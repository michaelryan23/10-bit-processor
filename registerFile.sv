==> flow/design.v <==
module registerFile(
    input logic [9:0] D,                 
    input logic [1:0] WRA, RDA0, RDA1,   
    input logic ENW, ENR0, ENR1,         
    input logic CLKb,                    
    output logic [9:0] Q0, Q1            
);
    logic [9:0] reg0, reg1, reg2, reg3;
    always_ff @(posedge CLKb) begin
        if(ENW) begin
            case(WRA)
                2'b00: reg0 <= D;
                2'b01: reg1 <= D;
                2'b10: reg2 <= D;
                2'b11: reg3 <= D;
            endcase
        end
    end
    always_comb begin
        if(ENR0) begin
            case(RDA0)
                2'b00: Q0 = reg0;
                2'b01: Q0 = reg1;
                2'b10: Q0 = reg2;
                2'b11: Q0 = reg3;
                default: Q0 = 10'bz;
            endcase
        end
        else begin
            Q0 = 10'bz;
        end
    end
    always_comb begin
        if(ENR1) begin
            case(RDA1)
                2'b00: Q1 = reg0;
                2'b01: Q1 = reg1;
                2'b10: Q1 = reg2;
                2'b11: Q1 = reg3;
                default: Q1 = 10'bz;
            endcase
        end
        else begin
            Q1 = 10'bz;
        end
    end
endmodule
* Step by step through the tools: registerFile *
Tool output for the design above, in the order of the flow.
Line numbers count from 1 in the design file above.
Operators carry their Yosys type and port widths (W data, S select, Z words).
Cell names lack the library's common part.
The mark -- stands for no value.

set-up
  design top = registerFile
  clock port = CLKb
  cell library = sky130hd
  timing corner = tt_025C_1v80

* Word level *
Source: Yosys, flattened and elaborated, memories not mapped. Widths are those after wreduce. Registers that Yosys merges into a memory's read port (data or address) are not register bits. Print and check cells do not count. Equal cells are merged and count once.

bit counts
  cells after elaboration = 24
  memories kept = 0
  bits of input ports = 20
  bits in latches = 0
  clocked read ports x word width = 0
  register bits = 40
  bits in writable memories = 0
  output and inout port bits = 20
  ROM bits = 0

operators by class
  magnitude comparators = 0
  muxes and demuxes = 4
  bitwise gates (word level) = 0
  add/sub/neg operators = 0
  divide/modulo/power cells = 0
  shift operators = 0
  eq/ne operators = 9
  reductions and logical operators = 7
  $mul = 0

operator list
  cell                  number
  $pmux W10 S4          2
  $mux W10              2
  $eq A2 B2 Y1 const B  6
  $reduce_and A2 Y1     4
  $eq A2 B1 Y1 const B  3
  $logic_not A2 Y1      3

* Depth *
Depth = most cells in a row (Yosys ltp): at word level without a register or memory, in the mapped netlist without a sequential cell, where the memories' decode and read muxes count.

depth
  word-level depth = 3
  ABC_AREA = 0
  mapped depth = 2

* Mapped cells and area *
The flow's flattened synthesis, as Yosys stat reports it; memories are mapped. The netlist is that of the ABC_AREA named above (0 if unset); the other value can give another one.

synthesis totals
  buffers = 4
  cells in the netlist = 68
  sequential area = 0.0012012 mm²
  flip-flop cells = 40
  chip area (Yosys) = 0.0017154 mm²

cell types
  cell type  number  total area (µm²)
  edfxtp_1   40      1.2E+03
  mux4_2     20      450.432
  buf_6      2       22.522
  and3b_1    2       17.517
  clkbuf_2   2       10.01
  nor3b_1    1       7.507
  and3_1     1       6.256

* Timing after synthesis *
Source: OpenSTA report_checks on the synthesized netlist (no wires, ideal clock, input and output delay 20% of the period each), path of least setup slack; recovery checks are left aside. Register names are those of the netlist, which keeps one name where synthesis merged equal registers.

timing path after synthesis
  path kind = in2reg
  from = in WRA[0]
  to = reg reg0[0]
  arrival time = 1.112 ns
  library setup time = 0.392 ns
  path slack = -0.055 ns
  clock period = 1.45 ns
  path delay = 1.214 ns
  input delay = 0.290 ns
  driving pins on the path = 1
  synthesis period reached = 1.505 ns

"path delay" = arrival - input delay + setup time.
"driving pins on the path" counts driving pins, that of a launching flip-flop among them; a cell with two outputs on the path counts twice.
"synthesis period reached" is the clock period less the worst setup slack; recovery checks do not enter. This is arithmetic on one report: input and output delays are still those of the set period (20% each).
The rows between start and end are the longest chain of elaborated cells between them; the timing report does not say that the signal goes this way. Where chains are equally long, one stands for them.
A line is the first line of the expression or statement that the cell stems from. Yosys adds cells for indexed reads and writes and turns some case tables into memories.

between the ends, after synthesis
  path through = nor3b_1
  cells in the longest elaborated chain = 2
  elaborated cells between the ends (all ways) = 2
  RTL lines with such cells = 1
  those cells by class = reduce/logical: 2

ends and longest elaborated chain, after synthesis
  what                RTL line  source
  start: declaration  3         input logic [1:0] WRA, RDA0, RDA1,
  $logic_not A2 Y1    11        case(WRA)
  $reduce_and A2 Y1   --
  end: assignment     12        2'b00: reg0 <= D;
  end: declaration    8         logic [9:0] reg0, reg1, reg2, reg3;

* Timing after layout *
Path of least setup slack in the final report of run A (OpenROAD, finished layout, wires in). Where an end is a register, its clock arrival counts in the times.

timing path post-layout
  path kind = in2out
  from = in RDA0[0]
  to = out Q0[5]
  driving pins on the path = 3
  clock period = 2.54 ns
  output delay = 0.51 ns
  arrival time = 1.32 ns
  input delay = 0.51 ns
  path slack = 0.71 ns

The rows between start and end are the longest chain of elaborated cells between them; the timing report does not say that the signal goes this way. Where chains are equally long, one stands for them.

between the ends, post-layout
  path through = buf_12 > mux4_2 > buf_2
  cells in the longest elaborated chain = 3
  elaborated cells between the ends (all ways) = 6
  RTL lines with such cells = 2
  those cells by class = eq/ne: 3; mux: 2; reduce/logical: 1

ends and longest elaborated chain, post-layout
  what                RTL line  source
  start: declaration  3         input logic [1:0] WRA, RDA0, RDA1,
  $eq A2 B2 Y1        21        case(RDA0)
  $pmux W10 S4        21
  $mux W10            20        if(ENR0) begin
  end: declaration    6         output logic [9:0] Q0, Q1

Lab notebook: registerFile

Record of 2 stored runs of the RTL-to-layout flow on registerFile, platform sky130hd. The runs are unordered. Constraints: input delay and output delay 20% of the set period each, output load 0.01 pF.
"reached clock period" is the run's clock period less its worst setup slack. It is reckoned from that one timing run; input and output delays stay at 20% of the period that was set.
"worst setup path time" means the part of the period allowed to the worst setup path (the constraints hold back 20% at inputs and 20% at outputs) less its slack; where the path has registers, the arrival times of their clocks count too.
By "overall power" is meant OpenSTA's value without simulated activity: inputs other than the clock are taken to toggle once in ten clock periods, and the tool carries that through the logic.
Among the settings, . means not set for that run.

name                                          run A      run B
period_ns                                     2.54       1.45
CORE_UTILIZATION                              23         30
SETUP_SLACK_MARGIN                            0.65       0.3
PLACE_DENSITY_LB_ADDON                        0.26       .
CELL_PAD_IN_SITES_DETAIL_PLACEMENT            2          1
GPL_TIMING_DRIVEN                             0          1
GPL_ROUTABILITY_DRIVEN                        0          0
CAP_MARGIN                                    20         20
CORE_MARGIN                                   2          2
SLEW_MARGIN                                   20         20
CORE_ASPECT_RATIO                             .          1.11
CELL_PAD_IN_SITES_GLOBAL_PLACEMENT            .          0
ABC_AREA                                      .          0
CTS_CLUSTER_SIZE                              .          15
MAX_ROUTING_LAYER                             .          met4
worst setup slack after layout (ns)           0.709      -0.197
standard-cell area of the final layout (mm²)  0.0022146  0.0025212
post-synthesis cell area (mm²)                0.0017154  0.0017154
sum of negative setup slack (ns)              0.000      -3.089
reached clock period (ns)                     1.831      1.647
overall power (uW)                            1437       2809
worst setup path time (ns)                    0.82       1.36
kind of the worst setup path                  in2out     reg2out
area inside the die boundary (mm²)            0.0081649  0.0063393
utilization in the final report (%)           30.5       44.8
worst hold slack in the final report (ns)     0.863      0.632
